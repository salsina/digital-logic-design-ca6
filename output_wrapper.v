==> flow/design.v <==
module output_wrapper(input clk,rst,ld_reg,icc,inc,gnt,input[15:0] sinx,output reg[7:0] bus,output reg cnt);
    reg [15:0] output_reg;
    always@(posedge clk,posedge rst) begin
        if (rst) cnt <= 0;
        else if (inc) cnt <= 0;
        else if (icc) cnt <= cnt + 1;
    end
    always@(posedge clk,posedge rst) begin
        if (rst) output_reg <= 16'b0;
        else if (ld_reg) output_reg <= sinx;
        else if (cnt==1 && gnt) bus <= output_reg[7:0];
        else if (cnt==0 && gnt) bus <= output_reg[15:8];
    end
endmodule
Tool chain data of output_wrapper
The steps from the RTL of output_wrapper to its reports follow in flow order.
Line numbers count from 1 in the design file above.
A cell with - has no value.

design
  top = output_wrapper
  clock input = clk
  library = sky130hd
  corner = tt_025C_1v80

Word level
Source: Yosys, flattened and elaborated, memories not mapped. Widths are those after wreduce. Registers that Yosys merges into a memory's read port (data or address) are not register bits. Print and check cells do not count. Equal cells are merged and count once.

bit counts
  bits of input ports = 22
  output and inout port bits = 9
  register bits after elaboration = 25

operators by class
  reductions and logical operators = 5
  add/subtract/negate cells = 1
  mux-type cells = 4
  bitwise logic cells = 3

operator list
  cell                         number
  two-way mux 8 bit            2
  nonzero test 2 bit           2
  NOT 1 bit                    3
  AND reduction 3 bit          1
  logical AND 1 bit            2
  two-way mux 1 bit            2
  adder 1 bit with constant B  1

Longest topological paths
Longest topological path by Yosys (ltp), each cell counted once; first at word level (registers and memories cut), then after technology mapping (sequential cells cut; the memories' decode and read muxes count).

depth
  word-level depth = 4
  ABC_AREA = 0
  depth in mapped cells = 3
  gate-level depth less buffers = 2

Synthesis result
The flow's flattened synthesis, as Yosys stat reports it; memories are mapped. The netlist is that of the ABC_AREA named above (0 if unset); the other value can give another one.

mapped netlist
  chip area (Yosys) = 1031.0 um^2
  flip-flop cells = 25
  buffer cells = 2
  mapped cells = 56

cells by type
  cell type                  number  total area (um^2)
  sky130_fd_sc_hd__dfrtp_1   17      425.408
  sky130_fd_sc_hd__edfxtp_1  8       240.23
  sky130_fd_sc_hd__mux2_2    15      168.912
  sky130_fd_sc_hd__mux2_4    9       135.13
  sky130_fd_sc_hd__buf_12    1       20.019
  sky130_fd_sc_hd__buf_6     1       11.261
  sky130_fd_sc_hd__xnor2_1   1       8.758
  sky130_fd_sc_hd__nor3b_1   1       7.507
  sky130_fd_sc_hd__nand2_2   1       6.256
  sky130_fd_sc_hd__inv_1     1       3.754
  sky130_fd_sc_hd__nor2_1    1       3.754

Timing after synthesis
OpenSTA on the mapped netlist: ideal clock, no wires. The path of least setup slack (recovery checks aside). Input and output delay are each 20% of the period. Register names are those of the netlist, which keeps one name where synthesis merged equal registers.

timing after synthesis
  path type = in2reg
  start = input port ld_reg
  end = register bus[0]
  arrival time = 1.362 ns
  driving pins on the path = 3
  input delay = 0.406 ns
  data required time = 1.645 ns
  path buffers = 2
  path delay = 1.341 ns
  period = 2.03 ns
  slack = 0.282 ns
  synthesis period reached = 1.748 ns

"path delay" is the arrival time less input delay plus setup time.
"driving pins on the path": output pins that drive a net of the path, with the launching flip-flop's if there is one; two outputs of one cell count as two.
"synthesis period reached" is the clock period less the worst setup slack; recovery checks do not enter. This is arithmetic on one report: input and output delays are still those of the set period (20% each).
The rows between start and end are the longest chain of elaborated cells between them; the timing report does not say that the signal goes this way. Where chains are equally long, one stands for them.
A line is the first line of the expression or statement that the cell stems from. Yosys adds cells for indexed reads and writes and turns some case tables into memories.

on the way, after synthesis
  path through = sky130_fd_sc_hd__buf_6 > sky130_fd_sc_hd__buf_12 > sky130_fd_sc_hd__nor3b_1
  cells in the longest elaborated chain = 2

ends and longest elaborated chain, after synthesis
  element              RTL line  RTL
  from (decl)          1         module output_wrapper(input clk,rst,ld_reg,icc,inc,gnt,input[15:0] sinx,output reg[7:0] bus,output reg cnt);
  NOT 1 bit            -
  AND reduction 3 bit  -
  to (assign)          11        else if (cnt==1 && gnt) bus <= output_reg[7:0];
  to (assign)          12        else if (cnt==0 && gnt) bus <= output_reg[15:8];
  to (decl)            1

Timing after layout
Path of least setup slack in the final report of run 1 (OpenROAD, finished layout, wires in). Where an end is a register, its clock arrival counts in the times.

timing post-layout
  path type = reg2out
  start = register cnt
  end = output port cnt
  arrival time = 1.31 ns
  slack = 1.07 ns
  period = 2.98 ns
  driving pins on the path = 2
  external output delay = 0.60 ns
  path buffers = 1
  data required time = 2.38 ns

At most two assigning lines are given for a register; there are more.

on the way, post-layout
  path through = sky130_fd_sc_hd__dfrtp_1 > sky130_fd_sc_hd__clkdlybuf4s50_1
  cells in the longest elaborated chain = 0

ends and longest elaborated chain, post-layout
  element        RTL line  RTL
  from (decl)    1         module output_wrapper(input clk,rst,ld_reg,icc,inc,gnt,input[15:0] sinx,output reg[7:0] bus,output reg cnt);
  from (assign)  4         if (rst) cnt <= 0;
  from (assign)  6         else if (icc) cnt <= cnt + 1;
  to (decl)      1

--- measured runs ---
Stored flow runs of output_wrapper (2 of them; Yosys, OpenROAD, sky130hd). They differ in their settings and are not a sequence. Constraints: input delay and output delay 20% of the set period each, output load 0.01 pF.
"achieved clock period (ns)": clock period set for the run, less the worst setup slack. It is reckoned from that one timing run; input and output delays stay at 20% of the period that was set.
"worst setup path time (ns)" = time allowed to the worst setup path (clock period - input delay - output delay, where it has them) - its slack; a late launch clock adds to it, a late capture clock takes from it.
"finish__power__total": no workload was simulated; the value follows from the tool's default switching activity.

settings of run 1
{
  "period_ns": 2.98,
  "CORE_UTILIZATION": 44,
  "SETUP_SLACK_MARGIN": 0.63,
  "PLACE_DENSITY_LB_ADDON": 0.24,
  "CORE_MARGIN": 6,
  "CELL_PAD_IN_SITES_GLOBAL_PLACEMENT": 1,
  "GPL_TIMING_DRIVEN": 0,
  "GPL_ROUTABILITY_DRIVEN": 0,
  "CTS_CLUSTER_DIAMETER": 79,
  "SLEW_MARGIN": 10,
  "CAP_MARGIN": 20
}
report of run 1
yosys chip area after synthesis (um^2): 1031.0
finish__design__die__area: 3648.8
finish__design__instance__area__stdcell: 1391.3
finish__design__instance__utilization: 0.6290
finish__timing__setup__ws: 1.070
finish__timing__setup__tns: 0.000
finish__timing__hold__ws: 0.519
finish__power__total: 6.586e-04
achieved clock period (ns): 1.910
worst setup path time (ns): 1.31
worst setup path kind: reg2out

settings of run 2
{
  "period_ns": 1.07,
  "CORE_UTILIZATION": 27,
  "SETUP_SLACK_MARGIN": 0.28,
  "PLACE_DENSITY_LB_ADDON": 0.05,
  "CELL_PAD_IN_SITES_GLOBAL_PLACEMENT": 2,
  "CELL_PAD_IN_SITES_DETAIL_PLACEMENT": 0,
  "TNS_END_PERCENT": 60,
  "GPL_TIMING_DRIVEN": 0,
  "GPL_ROUTABILITY_DRIVEN": 1,
  "CTS_CLUSTER_SIZE": 80,
  "SLEW_MARGIN": 25,
  "MAX_ROUTING_LAYER": "met5",
  "CAP_MARGIN": 20,
  "CORE_MARGIN": 2
}
report of run 2
yosys chip area after synthesis (um^2): 1031.0
finish__design__die__area: 4329.0
finish__design__instance__area__stdcell: 1509.0
finish__design__instance__utilization: 0.4122
finish__timing__setup__ws: -0.068
finish__timing__setup__tns: -0.539
finish__timing__hold__ws: 0.075
finish__power__total: 2.015e-03
achieved clock period (ns): 1.138
worst setup path time (ns): 1.14
worst setup path kind: reg2reg
--- end ---
