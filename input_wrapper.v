==> flow/design.v <==
module input_wrapper(input clk,rst,ld_reg,icc,inc,input[7:0] bus,output[15:0] x,output[7:0] y);
    reg [1:0] cntr;
    reg [23:0] main_reg;
    always @(posedge clk, posedge rst) begin
      if (rst) cntr <= 2'b0 ;
       else if (inc) cntr <= 2'b0;
      else if (icc) cntr <= cntr + 1;
    end
    always @(posedge clk, posedge rst) begin
        if (rst) main_reg <= 24'b0;
        else if (ld_reg) main_reg <= {bus, main_reg[23:8]};
    end
    assign x = main_reg[15:0];
    assign y = main_reg[23:16];
endmodule
=== Tool chain data of input_wrapper ===
The steps from the RTL of input_wrapper to its reports follow in flow order.
Line numbers count from 1 in the design file above.
Operators carry their Yosys type and port widths (W data, S select, Z words).
Library cell names are shortened.
The mark n/a stands for no value.

* Top module: input_wrapper
* Clock input: clk
* Library: sky130hd
* Library corner: tt_025C_1v80

=== After elaboration ===
Yosys after proc, flatten, opt, wreduce and memory -nomap, before mapping. Enables and synchronous resets that opt folds into registers are not counted as muxes. Memory bits, and registers merged into a memory's read port (data or address), are not among the register bits. Print and check cells are not counted. Equal cells are merged and count once.

* Register bits: 24
* Bits of input ports: 13
* Cells after elaboration: 1

=== Logic depth ===
Longest topological path by Yosys (ltp), each cell counted once; first at word level (registers and memories cut), then after technology mapping (sequential cells cut; the memories' decode and read muxes count).

* Depth in word-level cells: 0
* ABC_AREA: 0
* Gate-level depth with buffers: 3
* Gate-level depth less buffers: 1

=== Netlist ===
The flow's flattened synthesis, as Yosys stat reports it; memories are mapped. The netlist is that of the ABC_AREA named above (0 if unset); the other value can give another one.

{| class="wikitable"
|+ Cells by type
! cell type !! count !! area in all (sq um)
|-
| dfrtp_1 || 24 || 600.576
|-
| mux2_4 || 20 || 300.288
|-
| mux2_2 || 4 || 45.043
|-
| buf_12 || 2 || 40.038
|-
| buf_6 || 1 || 11.261
|-
| inv_1 || 1 || 3.754
|}

* Cell count: 52
* Cell area after synthesis: 1001.0 sq um
* Area of sequential cells: 600.6 sq um
* Mapped flip-flops: 24
* Buffer cells: 3

=== Worst setup path after synthesis ===
Source: OpenSTA report_checks on the synthesized netlist (no wires, ideal clock, input and output delay 20% of the period each), path of least setup slack; recovery checks are left aside. Register names are those of the netlist, which keeps one name where synthesis merged equal registers.

* Path type: input-to-reg
* Start point: input ld_reg
* End point: register main_reg[0]
* Clock period: 1050 ps
* Setup time: 125 ps
* Time at the first pin: 210 ps
* Data arrival time: 749 ps
* Path slack: 176 ps
* Path delay: 664 ps
* Stages: 3
* Buffers on the path: 2
* Synthesis period reached: 874 ps

"path delay" = arrival - input delay + setup time.
"stages" counts driving pins, that of a launching flip-flop among them; a cell with two outputs on the path counts twice.
"synthesis period reached" = period - worst setup slack (recovery checks aside). The figure is calculated, with input and output delays left at 20% of the set period.

* Cell sequence: buf_6 -> buf_12 -> mux2_4
* Cells in the longest elaborated chain: 0

{| class="wikitable"
|+ Ends and longest elaborated chain, after synthesis
! what !! RTL line !! source
|-
| start: declaration || 1 || <nowiki>module input_wrapper(input clk,rst,ld_reg,icc,inc,input[7:0] bus,output[15:0] x,output[7:0] y);</nowiki>
|-
| end: assignment || 10 || <nowiki>if (rst) main_reg <= 24'b0;</nowiki>
|-
| end: assignment || 11 || <nowiki>else if (ld_reg) main_reg <= {bus, main_reg[23:8]};</nowiki>
|-
| end: declaration || 3 || <nowiki>reg [23:0] main_reg;</nowiki>
|}

=== Path in the finished layout ===
Path of least setup slack in the final report of job 1 (OpenROAD, finished layout, wires in). Where an end is a register, its clock arrival counts in the times.
The path's times are printed in steps of 10 ps; the period is the one set.

* Path type: reg-to-output
* Start point: register main_reg[22]
* End point: output y[6]
* Clock period: 1350 ps
* Output delay: 270 ps
* Time at the first pin: 270 ps
* Data arrival time: 970 ps
* Path slack: 110 ps
* Stages: 2
* Buffers on the path: 1

* Cell sequence: dfrtp_1 -> dlygate4sd2_1
* Cells in the longest elaborated chain: 0

{| class="wikitable"
|+ Ends and longest elaborated chain, after layout
! what !! RTL line !! source
|-
| start: declaration || 3 || <nowiki>reg [23:0] main_reg;</nowiki>
|-
| start: assignment || 10 || <nowiki>if (rst) main_reg <= 24'b0;</nowiki>
|-
| start: assignment || 11 || <nowiki>else if (ld_reg) main_reg <= {bus, main_reg[23:8]};</nowiki>
|-
| end: declaration || 1 || <nowiki>module input_wrapper(input clk,rst,ld_reg,icc,inc,input[7:0] bus,output[15:0] x,output[7:0] y);</nowiki>
|}

--- measured runs ---
input_wrapper through Yosys and OpenROAD on sky130hd: 2 stored runs, unordered, with their settings and measured results. The constraints put input and output delay at 20% of the set period each and load the outputs with 0.01 pF.
"power" is the tool's figure for a default switching activity; nothing was simulated.

=== Job 1 ===
{| class="wikitable"
! Setting !! Value
|-
| period_ns || 1.35
|-
| CORE_UTILIZATION || 26
|-
| PLACE_DENSITY || 0.36
|-
| CORE_ASPECT_RATIO || 0.72
|-
| CELL_PAD_IN_SITES_DETAIL_PLACEMENT || 2
|-
| TNS_END_PERCENT || 25
|-
| GPL_TIMING_DRIVEN || 1
|-
| SLEW_MARGIN || 35
|-
| MIN_ROUTING_LAYER || met1
|-
| CAP_MARGIN || 20
|-
| CORE_MARGIN || 2
|-
! Result !! Value
|-
| Chip area in the Yosys report || 1001.0 sq um
|-
| Utilization in the final report || 38.3%
|-
| Total negative slack on setup checks || 0 ps
|-
| Die footprint || 4369.1 sq um
|-
| Worst setup slack after layout || 108 ps
|-
| Power || 1970 uW
|}

=== Job 2 ===
{| class="wikitable"
! Setting !! Value
|-
| period_ns || 0.873
|-
| CORE_UTILIZATION || 39
|-
| SETUP_SLACK_MARGIN || 0.19
|-
| CORE_ASPECT_RATIO || 0.51
|-
| CELL_PAD_IN_SITES_GLOBAL_PLACEMENT || 2
|-
| TNS_END_PERCENT || 75
|-
| GPL_ROUTABILITY_DRIVEN || 0
|-
| CTS_CLUSTER_SIZE || 41
|-
| CTS_CLUSTER_DIAMETER || 266
|-
| SLEW_MARGIN || 20
|-
| MIN_ROUTING_LAYER || met1
|-
| CAP_MARGIN || 20
|-
| CORE_MARGIN || 2
|-
! Result !! Value
|-
| Chip area in the Yosys report || 1001.0 sq um
|-
| Utilization in the final report || 64.0%
|-
| Total negative slack on setup checks || -3113 ps
|-
| Die footprint || 3011.1 sq um
|-
| Worst setup slack after layout || -109 ps
|-
| Power || 3073 uW
|}
--- end ---
